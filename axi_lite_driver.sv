==> flow/design.v <==
module axi_lite_driver (
  input  logic        clk,
  input  logic        reset_n,
  output logic [31:0] awaddr,
  output logic        awvalid,
  input  logic        awready,
  output logic [31:0] wdata,
  output logic        wvalid,
  input  logic        wready,
  input  logic        bvalid,
  output logic        bready,
  output logic [31:0] araddr,
  output logic        arvalid,
  input  logic        arready,
  input  logic [31:0] rdata,
  input  logic        rvalid,
  output logic        rready
);
  typedef enum {IDLE, WRITE, READ} state_t;
  state_t state;
  initial begin
    awaddr = 32'h10;
    awvalid = 0;
    wdata  = 32'hABCD1234;
    wvalid = 0;
    bready = 1;
    araddr = 32'h10;
    arvalid = 0;
    rready = 1;
  end
  always_ff @(posedge clk or negedge reset_n) begin
    if (!reset_n) begin
      state <= IDLE;
    end else begin
      case (state)
        IDLE: begin
          awvalid <= 1;
          wvalid  <= 1;
          state <= WRITE;
        end
        WRITE: begin
          if (awready && wready) begin
            awvalid <= 0;
            wvalid  <= 0;
          end
          if (bvalid) begin
            arvalid <= 1;
            state <= READ;
          end
        end
        READ: begin
          if (arready)
            arvalid <= 0;
        end
      endcase
    end
  end
endmodule
* Step by step through the tools: axi_lite_driver
Tool output for the design above, in the order of the flow. Line numbers count from 1 in the design file above. Library cell names are shortened. Not given: n/a
Set-up: top module axi_lite_driver, clock clk, library sky130hd, corner tt_025C_1v80

* Word level
Yosys after proc, flatten, opt, wreduce and memory -nomap, before mapping. Memory bits, and registers merged into a memory's read port (data or address), are not among the register bits. Print and check cells are not counted. Equal cells are merged and count once.
Storage and ports: flip-flop bits (word level) 34, bits of input ports 39
Cells by class: equal/unequal tests 5, reduce/logical cells 7, mux-type cells 7
Operators with widths (number):
- 32-bit parallel mux with 2-bit select | 1
- 32-bit by 1-bit equality test with 1-bit output with constant B | 1
- 32-bit by 2-bit equality test with 1-bit output with constant B | 1
- 32-bit logical NOT | 1
- 32-bit 2-to-1 mux | 1
- 2-bit != test with constant B | 3
- 2-bit nonzero test | 2
- 4-bit AND reduction | 1
- 1-bit parallel mux with 2-bit select | 2
- 3-bit AND reduction | 1
- 1-bit 2-to-1 mux | 3
- 2-bit AND reduction | 1
- 1-bit logical AND | 1

* Depth
Yosys ltp: most cells in a row. Word level: on the elaborated netlist, between registers, memories and ports. Mapped: between sequential cells and ports; inverters and the memories' decode and read muxes count.
Logic depth: depth after elaboration 3, ABC_AREA 0, mapped depth 2, gate-level depth less buffers 2

* After synthesis
Yosys stat after the flow's synthesis: flattened, memories mapped to cells. It holds for the ABC_AREA given above (unset counts as 0); a run with the other value may have another netlist.
Cell types (number):
- buf_4 | 99
- edfxtp_1 | 2
- dfrtp_1 | 2
- dfstp_2 | 1
- a221oi_2 | 1
- inv_1 | 3
- o21ai_2 | 1
- a21o_1 | 1
- conb_1 | 2
- nand3b_1 | 1
- nand4_1 | 1
- o21ai_1 | 1
- inv_2 | 1
- nand2_1 | 1
Synthesis totals: mapped flip-flops 5, chip area (Yosys) 955.9 µm², buffer cells 99, mapped cells 117

* Timing after synthesis
Path of least setup slack by OpenSTA after synthesis, without wires, with an ideal clock, recovery checks aside; 20% of the period is set as input and as output delay. Where synthesis merged equal registers, the netlist keeps one of their names.
Timing path after synthesis: path type register -> register, from reg state, to reg arvalid, stages on the path 2, clock period 1150 ps, arrival 655 ps, setup time 315 ps, path buffers 0, time at the first pin 0 ps, path delay 970 ps, path slack 179 ps, synthesis period reached 971 ps
"path delay" = arrival - input delay + setup time. "stages on the path": output pins that drive a net of the path, with the launching flip-flop's if there is one; two outputs of one cell count as two. "synthesis period reached" is the clock period less the worst setup slack; recovery checks do not enter. This is arithmetic on one report: input and output delays are still those of the set period (20% each). Where an end lacks its bit number, it is one bit of the signal, or one of the new flip-flops if synthesis recoded a state register. At most two assigning lines are given for a register; there are more.
On the way, after synthesis: cells stage by stage dfrtp_1 a221oi_2
RTL lines, path after synthesis:
- start: declaration | RTL line 20 | state_t state;
- start: assignment | RTL line 33 | state <= IDLE;
- start: assignment | RTL line 39 | state <= WRITE;
- end: assignment | RTL line 47 | arvalid <= 1;
- end: assignment | RTL line 53 | arvalid <= 0;
- end: declaration | RTL line 13 | output logic        arvalid,
Chain of elaborated cells between the ends: none given.

* Timing after layout
Path of least setup slack in the final report of job 1 (OpenROAD, finished layout, wires in). Where an end is a register, its clock arrival counts in the times. The report prints the path's times to 10 ps; the period is as set.
Timing path post-layout: path type register -> register, from reg state, to reg arvalid, time at the first pin 240 ps, path buffers 0, stages on the path 2, setup time 310 ps, path slack 50 ps, clock period 1080 ps, arrival 960 ps
Where an end lacks its bit number, it is one bit of the signal, or one of the new flip-flops if synthesis recoded a state register. At most two assigning lines are given for a register; there are more.
On the way, post-layout: cells stage by stage dfrtp_2 a221oi_2
RTL lines, path post-layout:
- start: declaration | RTL line 20 | state_t state;
- start: assignment | RTL line 33 | state <= IDLE;
- start: assignment | RTL line 39 | state <= WRITE;
- end: assignment | RTL line 47 | arvalid <= 1;
- end: assignment | RTL line 53 | arvalid <= 0;
- end: declaration | RTL line 13 | output logic        arvalid,
Chain of elaborated cells between the ends: none given.

Add stored flow runs of axi_lite_driver

Flow measurements of axi_lite_driver on sky130hd: 2 stored runs with different settings, listed in no order. Input and output delays are each 20% of the period that was set; the output load is 0.01 pF.
"clock period reached" means the clock period less the worst setup slack. The figure is calculated, with input and output delays left at 20% of the set period.
"time of the worst setup path": the worst setup path's part of the clock period (all of it between registers, 20% less for each end at a port) less its slack. A launch clock that arrives late makes it longer, a capture clock that arrives late makes it shorter.
By "power consumption" is meant OpenSTA's value without simulated activity: inputs other than the clock are taken to toggle once in ten clock periods, and the tool carries that through the logic.
"time of the worst setup path" is known to 10 ps.

* Job 1 | settings: period_ns 1.08; CORE_UTILIZATION 55; PLACE_DENSITY_LB_ADDON 0.26; GPL_ROUTABILITY_DRIVEN 0; CTS_CLUSTER_DIAMETER 51; CAP_MARGIN 40; SLEW_MARGIN 0; MIN_ROUTING_LAYER met1; CORE_MARGIN 2 | results: time of the worst setup path 1,030 ps; critical path type register -> register; utilization of the finished layout 42.3 %; total negative slack on setup checks 0 ps; full die area 2,087.6 µm²; power consumption 0.6360 mW; setup slack of the worst path 49 ps; Yosys chip area after synthesis 955.9 µm²; clock period reached 1,031 ps; standard-cell area of the final layout 706.9 µm²
* Job 2 | settings: period_ns 0.788; CORE_UTILIZATION 31; SETUP_SLACK_MARGIN 0.02; PLACE_DENSITY 0.74; CORE_ASPECT_RATIO 1.78; CORE_MARGIN 9; CELL_PAD_IN_SITES_DETAIL_PLACEMENT 1; GPL_ROUTABILITY_DRIVEN 1; CTS_CLUSTER_SIZE 71; CTS_CLUSTER_DIAMETER 38; CAP_MARGIN 35; MIN_ROUTING_LAYER met1; SLEW_MARGIN 20 | results: clock period reached 999 ps; power consumption 1.105 mW; total negative slack on setup checks -933 ps; full die area 5,490.1 µm²; setup slack of the worst path -211 ps; standard-cell area of the final layout 757.0 µm²; utilization of the finished layout 25.9 %; Yosys chip area after synthesis 955.9 µm²; time of the worst setup path 1,000 ps; critical path type register -> register
